==> flow/design.v <==
module random_display (
    input wire clk,           
    output wire gnd_1,        
    output wire gnd_2,        
    output wire gnd_3,        
    output wire gnd_4,        
    output reg [7:0] leds     
);
reg [31:0] lfsr = 32'hABCD1234;   
wire feedback = lfsr[31] ^ lfsr[21] ^ lfsr[1] ^ lfsr[0];
reg [3:0] digit1 = 4'd0;
reg [3:0] digit2 = 4'd0;
reg [3:0] digit3 = 4'd0;
reg [3:0] digit4 = 4'd0;
reg [1:0] digit_select = 2'b00;
reg [31:0] refresh_counter = 32'd0;
reg [31:0] update_counter = 32'd0;
reg [7:0] seven_seg [0:9];
initial begin
    seven_seg[0] = 8'b10000000;   
    seven_seg[1] = 8'b11011010;   
    seven_seg[2] = 8'b00010001;   
    seven_seg[3] = 8'b01010000;   
    seven_seg[4] = 8'b01001010;   
    seven_seg[5] = 8'b01000100;   
    seven_seg[6] = 8'b00010000;   
    seven_seg[7] = 8'b11011000;   
    seven_seg[8] = 8'b00000000;   
    seven_seg[9] = 8'b01000000;   
end
reg [3:0] digit_enable;
assign gnd_1 = digit_enable[0];
assign gnd_2 = digit_enable[1];
assign gnd_3 = digit_enable[2];
assign gnd_4 = digit_enable[3];
always @(posedge clk) begin
    update_counter <= update_counter + 1;
    if (update_counter >= 27_000_000) begin   
        update_counter <= 0;
        lfsr <= {lfsr[30:0], feedback};
        digit1 <= lfsr[3:0] % 10;
        digit2 <= lfsr[7:4] % 10;
        digit3 <= lfsr[11:8] % 10;
        digit4 <= lfsr[15:12] % 10;
    end
    refresh_counter <= refresh_counter + 1;
    if (refresh_counter >= 13_500) begin   
        refresh_counter <= 0;
        digit_select <= digit_select + 1;
        case(digit_select)
            2'b00: begin
                digit_enable <= 4'b1110;   
                leds <= seven_seg[digit1];
            end
            2'b01: begin
                digit_enable <= 4'b1101;   
                leds <= seven_seg[digit2];
            end
            2'b10: begin
                digit_enable <= 4'b1011;   
                leds <= seven_seg[digit3];
            end
            2'b11: begin
                digit_enable <= 4'b0111;   
                leds <= seven_seg[digit4];
            end
        endcase
    end
end
endmodule
# Step by step through the tools: random_display
# What the tools print for random_display, step after step.
# Line numbers count from 1 in the design file above.
# Not given: n/a
[inputs]
design = "random_display"
clock = "clk"
lib = "sky130hd"
lib_corner = "tt_025C_1v80"

# After elaboration
# Yosys after proc, flatten, opt, wreduce and memory -nomap, before mapping. Memory bits, and registers merged into a memory's read port (data or address), are not among the register bits. Print and check cells are not counted. Equal cells are merged and count once.
# Memory sizes are those after Yosys's memory passes, which may raise the word count (mostly to a power of two), join words into wider ones and drop unused or constant bits.
[bits]
regBits = 126
latch_bits = 0
ramBits = 0
mem_bits_ro = 70
clocked_rd_ports_x_width = 0
memories = 1
input_bits = 1
out_inout_bits = 12
elab_cells = 29
[mem_list]
columns = ["name", "size", "word_bits", "read_ports", "wr", "line", "text"]
rows = [
  ["seven_seg", 10, 7, 4, 0, 18, "reg [7:0] seven_seg [0:9];"],
]
[op_classes]
add_sub_neg = 3
multipliers = 0
div_mod_pow = 4
cmp = 2
equal = 3
n_shift = 0
n_mux = 2
n_logic = 3
n_reduce_logical = 1
[op_table]
columns = ["op", "n"]
rows = [
  ["4-bit by 4-bit modulo with 32-bit output with constant B", 4],
  ["32-bit by 1-bit adder with 32-bit output with constant B", 2],
  ["32-bit by 14-bit greater-or-equal comparator with 1-bit output with constant B", 1],
  ["32-bit by 25-bit greater-or-equal comparator with 1-bit output with constant B", 1],
  ["8-bit case mux with 4-bit select", 1],
  ["4-bit case mux with 4-bit select", 1],
  ["2-bit equality test with constant B", 2],
  ["1-bit XOR", 3],
  ["2-bit by 1-bit adder with 2-bit output with constant B", 1],
  ["2-bit by 1-bit equality test with 1-bit output with constant B", 1],
  ["2-bit logical NOT", 1],
]

# Longest topological paths
# Depth = most cells in a row (Yosys ltp): at word level without a register or memory, in the mapped netlist without a sequential cell, where the memories' decode and read muxes count.
[depth]
word_depth = 3
ABC_AREA = 0
mapped_depth = 9
depth_no_buf = 9

# Netlist
# The flow's flattened synthesis, as Yosys stat reports it; memories are mapped. The netlist is that of the ABC_AREA named above (0 if unset); the other value can give another one.
# The area totals of this step are shown rounded.
[synth_totals]
stdcells = 397
synth_area_um2 = 4810
flip_flops = 123
buf_cells = 10
[types]
columns = ["cell", "n"]
rows = [
  ["sky130_fd_sc_hd__edfxtp_1", 59],
  ["sky130_fd_sc_hd__dfxtp_1", 64],
  ["sky130_fd_sc_hd__ha_1", 20],
  ["sky130_fd_sc_hd__nor2_1", 34],
  ["sky130_fd_sc_hd__xor2_1", 14],
  ["sky130_fd_sc_hd__a21oi_1", 23],
  ["sky130_fd_sc_hd__inv_1", 28],
  ["sky130_fd_sc_hd__xnor2_1", 11],
  ["sky130_fd_sc_hd__nand3_1", 15],
  ["sky130_fd_sc_hd__nand4_1", 12],
  ["sky130_fd_sc_hd__or4_1", 9],
  ["sky130_fd_sc_hd__and4_1", 7],
  ["sky130_fd_sc_hd__mux2i_1", 6],
  ["sky130_fd_sc_hd__o21ai_0", 12],
  ["sky130_fd_sc_hd__o31ai_1", 8],
  ["sky130_fd_sc_hd__nand2_1", 15],
  ["sky130_fd_sc_hd__nor4_1", 7],
  ["sky130_fd_sc_hd__a211oi_1", 4],
]
# Not listed: further types 27, cells in them 49.

# Worst setup path after synthesis
# OpenSTA on the mapped netlist: ideal clock, no wires. The path of least setup slack (recovery checks aside). Input and output delay are each 20% of the period. Register names are those of the netlist, which keeps one name where synthesis merged equal registers.
[synth_timing]
kind = "register -> register"
start = "reg update_counter[18]"
end = "reg digit1[1]"
clock_period_ns = 3.29
arrival_time_ns = 2.219
path_slack_ns = 0.686
path_delay_ns = 2.604
stages = 6
synth_period_reached_ns = 2.604
# "path_delay_ns" is the arrival time less input delay plus setup time.
# "stages": output pins that drive a net of the path, with the launching flip-flop's if there is one; two outputs of one cell count as two.
# "synth_period_reached_ns" = period - worst setup slack (recovery checks aside). The figure is calculated, with input and output delays left at 20% of the set period.
# The rows between start and end are the longest chain of elaborated cells between them; the timing report does not say that the signal goes this way. Where chains are equally long, one stands for them.
# A line is the first line of the expression or statement that the cell stems from. Yosys adds cells for indexed reads and writes and turns some case tables into memories.
[synth_between]
cell_sequence = "sky130_fd_sc_hd__dfxtp_1 > sky130_fd_sc_hd__clkbuf_1 > sky130_fd_sc_hd__nand3b_1 > sky130_fd_sc_hd__or4_1 > sky130_fd_sc_hd__o41ai_2 > sky130_fd_sc_hd__buf_2"
elab_chain_len = 1
[synth_lines]
columns = ["element", "line", "text"]
rows = [
  ["from (decl)", 17, "reg [31:0] update_counter = 32'd0;"],
  ["from (assign)", 37, "update_counter <= update_counter + 1;"],
  ["from (assign)", 39, "update_counter <= 0;"],
  ["32-bit by 25-bit greater-or-equal comparator with 1-bit output", 38, "if (update_counter >= 27_000_000) begin"],
  ["to (assign)", 41, "digit1 <= lfsr[3:0] % 10;"],
  ["to (decl)", 11, "reg [3:0] digit1 = 4'd0;"],
]

# Path in the finished layout
# Path of least setup slack in the final report of flow run 1 (OpenROAD, finished layout, wires in). Where an end is a register, its clock arrival counts in the times.
[layout_timing]
kind = "register -> register"
start = "reg digit_select[0]"
end = "reg leds[6]"
clock_period_ns = 5.08
arrival_time_ns = 2.81
path_slack_ns = 2.40
stages = 7
# The rows between start and end are the longest chain of elaborated cells between them; the timing report does not say that the signal goes this way. Where chains are equally long, one stands for them.
# A register here has more assigning lines than the two given.
[layout_between]
cell_sequence = "sky130_fd_sc_hd__edfxtp_1 > sky130_fd_sc_hd__inv_1 > sky130_fd_sc_hd__ha_1 > sky130_fd_sc_hd__mux2i_1 > sky130_fd_sc_hd__a211oi_1 > sky130_fd_sc_hd__o221ai_1 > sky130_fd_sc_hd__mux2i_1"
elab_chain_len = 2
[layout_lines]
columns = ["element", "line", "text"]
rows = [
  ["from (decl)", 15, "reg [1:0] digit_select = 2'b00;"],
  ["from (assign)", 49, "digit_select <= digit_select + 1;"],
  ["2-bit equality test", 50, "case(digit_select)"],
  ["8-bit case mux with 4-bit select", 50, ""],
  ["to (assign)", 53, "leds <= seven_seg[digit1];"],
  ["to (assign)", 57, "leds <= seven_seg[digit2];"],
  ["to (decl)", 7, "output reg [7:0] leds"],
]

# Flow measurements of random_display on sky130hd: 2 stored runs with different settings, listed in no order. Input and output delays are each 20% of the period that was set; the output load is 0.01 pF.
# "timing.achieved_period_ns" is the run's clock period less its worst setup slack. It is reckoned from that one timing run; input and output delays stay at 20% of the period that was set.
# By "worst_setup_path_time_ns" is meant the share of the clock period that the worst setup path is allowed (20% is reserved at inputs, 20% at outputs), minus its slack. Clock arrival times at its registers enter into it.
# "fin_power_mw" rests on the timing tool's default activity at the inputs, not on a simulated workload.
# The results are shown rounded.

[[run]]
name = "flow run 1"
[run.settings]
period_ns = 5.08
CORE_UTILIZATION = 21
PLACE_DENSITY_LB_ADDON = 0.08
CORE_ASPECT_RATIO = 0.51
CORE_MARGIN = 9
TNS_END_PERCENT = 95
GPL_TIMING_DRIVEN = 1
CTS_CLUSTER_SIZE = 78
CTS_CLUSTER_DIAMETER = 81
SLEW_MARGIN = 15
CAP_MARGIN = 20
[run.results]
post_route_stdcell_area_um2 = 5980
fin_power_mw = 3.05
synthesis_area_um2 = 4810
holdWs_ns = 0.417
die_um2 = 29000
timing.achieved_period_ns = 2.682
timing.setup.tns_ns = 0.000
worst_setup_path_time_ns = 2.68
critical_path_type = "register -> register"
final_setup_ws_ns = 2.40
util_pct = 26.6

[[run]]
name = "flow run 2"
[run.settings]
period_ns = 3.71
CORE_UTILIZATION = 71
SETUP_SLACK_MARGIN = -0.28
PLACE_DENSITY = 0.4
CORE_ASPECT_RATIO = 1.48
ABC_AREA = 1
GPL_TIMING_DRIVEN = 1
CTS_CLUSTER_DIAMETER = 399
SLEW_MARGIN = 5
MIN_ROUTING_LAYER = "met1"
MAX_ROUTING_LAYER = "met4"
CAP_MARGIN = 20
CORE_MARGIN = 2
[run.results]
post_route_stdcell_area_um2 = 6000
fin_power_mw = 4.04
synthesis_area_um2 = 5150
holdWs_ns = 0.419
die_um2 = 7970
timing.achieved_period_ns = 2.212
timing.setup.tns_ns = 0.000
worst_setup_path_time_ns = 2.21
critical_path_type = "register -> register"
final_setup_ws_ns = 1.50
util_pct = 85.8
